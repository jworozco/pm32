==> flow/design.v <==
`timescale    1ns/1ps
`default_nettype    none
module pm32 (
    input  logic          clk,
    input  logic          rst,
    input  logic          start,
    input  logic [31:0]   mc,
    input  logic [31:0]   mp,
    output logic [63:0]   p,
    output logic          done,
    input  logic          op  
);
    logic        pw;
    logic [31:0] Y;
    logic [7:0]  cnt, ncnt;
    logic [1:0]  state, nstate;
    typedef enum logic [1:0] {
        IDLE    = 2'b00,
        RUNNING = 2'b01,
        DONE    = 2'b10
    } state_t;
    always_ff @(posedge clk or posedge rst) begin
        if(rst)
            state <= IDLE;
        else
            state <= nstate;
    end
    always_comb begin
        case(state)
            IDLE    : nstate = start ? RUNNING : IDLE;
            RUNNING : nstate = (cnt == 64) ? DONE : RUNNING;
            DONE    : nstate = start ? RUNNING : DONE;
            default : nstate = IDLE;
        endcase
    end
    always_ff @(posedge clk or posedge rst) begin
        if(rst)
            cnt <= '0;
        else
            cnt <= ncnt;
    end
    always_comb begin
        case(state)
            IDLE    : ncnt = '0;
            RUNNING : ncnt = cnt + 1'b1;
            DONE    : ncnt = '0;
            default : ncnt = '0;
        endcase
    end
    always_ff @(posedge clk or posedge rst) begin
        if(rst)
            Y <= '0;
        else if(start)
            Y <= mp;
        else if(state == RUNNING)
            Y <= Y >> 1;
    end
    always_ff @(posedge clk or posedge rst) begin
        if(rst)
            p <= '0;
        else if(start)
            p <= '0;
        else if(state == RUNNING)
            p <= {pw, p[63:1]};
    end
    logic y;
    assign y = (state == RUNNING) ? Y[0] : 1'b0;
    spm #(.SIZE(32)) spm32(
        .clk(clk),
        .rst(rst),
        .x(mc),
        .y(y),
        .p(pw)
    );
    assign done = (state == DONE);
endmodule
`timescale    1ns/1ps
`default_nettype    none
module spm #(parameter SIZE = 32)(
    input  logic              clk,
    input  logic              rst,
    input  logic              y,
    input  logic [SIZE-1:0]   x,
    output logic              p
);
    logic [SIZE-1:1]     pp;
    logic [SIZE-1:0]     xy;
    genvar i;
    CSADD csa0 (.clk(clk), .rst(rst), .x(x[0]&y), .y(pp[1]), .sum(p));
    generate
        for(i=1; i<SIZE-1; i++) begin : gen_csa
            CSADD csa (.clk(clk), .rst(rst), .x(x[i]&y), .y(pp[i+1]), .sum(pp[i]));
        end
    endgenerate
    TCMP tcmp (.clk(clk), .rst(rst), .a(x[SIZE-1]&y), .s(pp[SIZE-1]));
endmodule
module CSADD(
    input  logic  clk,
    input  logic  rst,
    input  logic  x,
    input  logic  y,
    output logic  sum
);
    logic sc;
    logic hsum1, hco1;
    assign hsum1 = y ^ sc;
    assign hco1 = y & sc;
    logic hsum2, hco2;
    assign hsum2 = x ^ hsum1;
    assign hco2 = x & hsum1;
    always_ff @(posedge clk or posedge rst) begin
        if (rst) begin
            sum <= 1'b0;
            sc <= 1'b0;
        end
        else begin
            sum <= hsum2;
            sc <= hco1 ^ hco2;
        end
    end
endmodule
module TCMP (
    input  logic  clk,
    input  logic  rst,
    input  logic  a,
    output logic  s
);
    logic z;
    always_ff @(posedge clk or posedge rst) begin
        if (rst) begin
            s <= 1'b0;
            z <= 1'b0;
        end
        else begin
            z <= a | z;
            s <= a & ~z;   
        end
    end
endmodule
Tool chain data of pm32
Tool output for the design above, in the order of the flow.
Lines are those of the file above, counted from 1.
{ "design": {"top": "pm32", "clk_port": "clk", "lib": "sky130hd", "lib_corner": "tt_025C_1v80"} }

After elaboration
Source: Yosys, flattened and elaborated, memories not mapped. Widths are those after wreduce. Registers that Yosys merges into a memory's read port (data or address) are not register bits. Print and check cells do not count. Equal cells are merged and count once.
{ "classes": {"reduce_and_logical": 2, "multipliers": 0, "shift": 0, "n_addsub": 1, "div": 0, "compare": 0, "muxes": 10, "equal": 3, "bitwise": 190} }
{ "ops": {"columns": ["cell", "n"], "rows": [
  ["2-to-1 mux 64 bit", 2],
  ["bitwise AND 1 bit", 95],
  ["bitwise XOR 1 bit", 93],
  ["2-to-1 mux 32 bit", 2],
  ["adder 8 x 1 -> 8 bit (second input constant)", 1],
  ["equality test 8 x 7 -> 1 bit (second input constant)", 1],
  ["2-to-1 mux 8 bit", 1],
  ["case mux 2 bit (select 3 bit)", 1],
  ["2-to-1 mux 2 bit", 2],
  ["equality test 2 x 1 -> 1 bit (second input constant)", 1],
  ["equality test 2 bit (second input constant)", 1],
  ["logical NOT 2 bit", 1],
  ["nonzero test 2 bit", 1],
  ["2-to-1 mux 1 bit", 2],
  ["bitwise OR 1 bit", 1],
  ["inverter 1 bit", 1]
]} }
{ "bits": {"elab_cells": 274, "romBits": 0, "mem_bits_rw": 0, "input_bits": 68, "clocked_rd_ports_x_width": 0, "out_inout_bits": 65, "ff_bits": 170, "latch_bits": 0, "mem_count": 0} }

Logic depth
Longest topological path by Yosys (ltp), each cell counted once; first at word level (registers and memories cut), then after technology mapping (sequential cells cut; the memories' decode and read muxes count).
{ "depth": {"depth_word": 5, "abc_area": 0, "depth_mapped": 5, "depth_no_buf": 5} }

Netlist
Yosys stat after the flow's synthesis: flattened, memories mapped to cells. It holds for the ABC_AREA given above (unset counts as 0); a run with the other value may have another netlist.
Totals and module areas in this step are rounded.
{ "mapped": {"synth_area_mm2": 0.006938, "stdcells": 527, "ff_cells": 171} }
{ "types": {"columns": ["cell_type", "n"], "rows": [
  ["sky130_fd_sc_hd__dfrtp_1", 170],
  ["sky130_fd_sc_hd__mux2i_1", 95],
  ["sky130_fd_sc_hd__fa_1", 31],
  ["sky130_fd_sc_hd__nor2_1", 70],
  ["sky130_fd_sc_hd__and3_1", 31],
  ["sky130_fd_sc_hd__o21ai_0", 36],
  ["sky130_fd_sc_hd__nand2_1", 33],
  ["sky130_fd_sc_hd__clkbuf_1", 17],
  ["sky130_fd_sc_hd__buf_2", 11],
  ["sky130_fd_sc_hd__dfstp_2", 1],
  ["sky130_fd_sc_hd__ha_1", 2],
  ["sky130_fd_sc_hd__nand3_1", 4],
  ["sky130_fd_sc_hd__inv_1", 5],
  ["sky130_fd_sc_hd__or3_1", 3],
  ["sky130_fd_sc_hd__a22o_1", 2],
  ["sky130_fd_sc_hd__xor2_1", 2],
  ["sky130_fd_sc_hd__a21oi_1", 3],
  ["sky130_fd_sc_hd__buf_1", 4]
]} }
Not listed: further types 7, cells in them 7.
The figures by module come from a second, unflattened synthesis with its own total; it is not the netlist above.
{ "hier_totals": {"cells_unflattened": 558, "hier_area_mm2": 0.007122} }
Each row is one instance without its submodules.
{ "modules": {"columns": ["module", "instances", "area_mm2", "cells", "mod_seq_area_mm2"], "rows": [
  ["pm32", 1, 0.004512, 394, 0.002679],
  ["CSADD", 31, 0.0000738, 4, 0.00005],
  ["spm (SIZE=32)", 1, 0.0002552, 35, 0],
  ["TCMP", 1, 0.0000663, 5, 0.00005]
]} }

Path before layout
OpenSTA on the mapped netlist: ideal clock, no wires. The path of least setup slack (recovery checks aside). Input and output delay are each 20% of the period. Register names are those of the netlist, which keeps one name where synthesis merged equal registers.
{ "synth_path": {"path_kind": "register to register", "from": "register state", "to": "register spm32.csa0.sum", "stages": 6, "delay_ns": 1.589, "launch_ns": 0.000, "required_time_ns": 1.754, "period_ns": 1.89, "path_slack_ns": 0.302, "arrival_ns": 1.453, "path_buffers": 3, "synth_period_reached_ns": 1.588} }
"delay_ns" is the arrival time less input delay plus setup time.
"stages" counts driving pins, that of a launching flip-flop among them; a cell with two outputs on the path counts twice.
"synth_period_reached_ns" = period - worst setup slack (recovery checks aside). The figure is calculated, with input and output delays left at 20% of the set period.
Where an end lacks its bit number, it is one bit of the signal, or one of the new flip-flops if synthesis recoded a state register.
The rows between start and end are the longest chain of elaborated cells between them; the timing report does not say that the signal goes this way. Where chains are equally long, one stands for them.
A line is the first line of the expression or statement that the cell stems from. Yosys adds cells for indexed reads and writes and turns some case tables into memories.
{ "synth_between": {"path_cell_list": "sky130_fd_sc_hd__dfrtp_1 sky130_fd_sc_hd__clkbuf_1 sky130_fd_sc_hd__buf_2 sky130_fd_sc_hd__buf_2 sky130_fd_sc_hd__and3_1 sky130_fd_sc_hd__fa_1", "elab_chain_cells": 4, "cone_cells": 4, "cone_classes": "eq/ne (1); mux (1); logic (2)"} }
{ "synth_lines": {"columns": ["element", "line", "rtl"], "rows": [
  ["start: declaration", 16, "logic [1:0]  state, nstate;"],
  ["start: assignment", 24, "state <= IDLE;"],
  ["start: assignment", 26, "state <= nstate;"],
  ["equality test 2 x 1 -> 1 bit", 67, "assign y = (state == RUNNING) ? Y[0] : 1'b0;"],
  ["2-to-1 mux 1 bit", 67, null],
  ["bitwise AND 1 bit", 89, "CSADD csa0 (.clk(clk), .rst(rst), .x(x[0]&y), .y(pp[1]), .sum(p));"],
  ["bitwise XOR 1 bit", 109, "assign hsum2 = x ^ hsum1;"],
  ["end: assignment", 113, "sum <= 1'b0;"],
  ["end: assignment", 117, "sum <= hsum2;"],
  ["end: declaration", 102, "output logic  sum"]
]} }

Timing after layout
From the final timing report of flow run 1: the path of least setup slack in the routed layout; clock arrival at registers is part of the times.
{ "layout_path": {"path_kind": "register to register", "from": "register state", "to": "register spm32.gen_csa[10].csa.sum", "period_ns": 1.46, "stages": 5, "required_time_ns": 1.82, "path_slack_ns": -0.12, "path_buffers": 2, "arrival_ns": 1.94, "launch_ns": 0.42} }
Where an end lacks its bit number, it is one bit of the signal, or one of the new flip-flops if synthesis recoded a state register.
The rows between start and end are the longest chain of elaborated cells between them; the timing report does not say that the signal goes this way. Where chains are equally long, one stands for them.
{ "layout_between": {"path_cell_list": "sky130_fd_sc_hd__dfrtp_4 sky130_fd_sc_hd__buf_12 sky130_fd_sc_hd__buf_12 sky130_fd_sc_hd__and3_4 sky130_fd_sc_hd__fa_2", "elab_chain_cells": 4, "cone_cells": 4, "cone_classes": "eq/ne (1); mux (1); logic (2)"} }
{ "layout_lines": {"columns": ["element", "line", "rtl"], "rows": [
  ["start: declaration", 16, "logic [1:0]  state, nstate;"],
  ["start: assignment", 24, "state <= IDLE;"],
  ["start: assignment", 26, "state <= nstate;"],
  ["equality test 2 x 1 -> 1 bit", 67, "assign y = (state == RUNNING) ? Y[0] : 1'b0;"],
  ["2-to-1 mux 1 bit", 67, null],
  ["bitwise AND 1 bit", 92, "CSADD csa (.clk(clk), .rst(rst), .x(x[i]&y), .y(pp[i+1]), .sum(pp[i]));"],
  ["bitwise XOR 1 bit", 109, "assign hsum2 = x ^ hsum1;"],
  ["end: assignment", 113, "sum <= 1'b0;"],
  ["end: assignment", 117, "sum <= hsum2;"],
  ["end: declaration", 102, "output logic  sum"]
]} }

Measured data: module pm32, platform sky130hd, 2 stored runs of the flow under differing settings, order arbitrary. Input and output delays are each 20% of the period that was set; the output load is 0.01 pF.
"achieved_clock_period_ns" = clock period - worst setup slack. The figure is calculated, with input and output delays left at 20% of the set period.
"power.total_uw": no workload was simulated; the value follows from the tool's default switching activity.
The measured numbers are rounded.
[
  {
    "run": "flow run 1",
    "settings": { "period_ns": 1.46, "CORE_UTILIZATION": 38, "SETUP_SLACK_MARGIN": 0.15, "PLACE_DENSITY_LB_ADDON": 0.21, "CELL_PAD_IN_SITES_GLOBAL_PLACEMENT": 2, "TNS_END_PERCENT": 80, "CAP_MARGIN": 30, "CORE_MARGIN": 2, "SLEW_MARGIN": 20 },
    "results": { "synthesis_area_mm2": 0.006938, "dieArea_mm2": 0.01935, "final_cell_area_mm2": 0.01044, "fin_util_pct": 58.1, "worstSetupSlack_ns": -0.123, "ws_hold_ns": 0.273, "power.total_uw": 12300, "achieved_clock_period_ns": 1.583 }
  },
  {
    "run": "flow run 2",
    "settings": { "period_ns": 1.36, "CORE_UTILIZATION": 53, "SETUP_SLACK_MARGIN": 0.06, "PLACE_DENSITY_LB_ADDON": 0.12, "CORE_MARGIN": 8, "CELL_PAD_IN_SITES_DETAIL_PLACEMENT": 1, "ABC_AREA": 0, "GPL_TIMING_DRIVEN": 0, "GPL_ROUTABILITY_DRIVEN": 1, "CTS_CLUSTER_SIZE": 72, "MAX_ROUTING_LAYER": "met4", "CAP_MARGIN": 20, "SLEW_MARGIN": 20 },
    "outcome": "unfinished; error DPL-0033 in clock tree synthesis"
  }
]
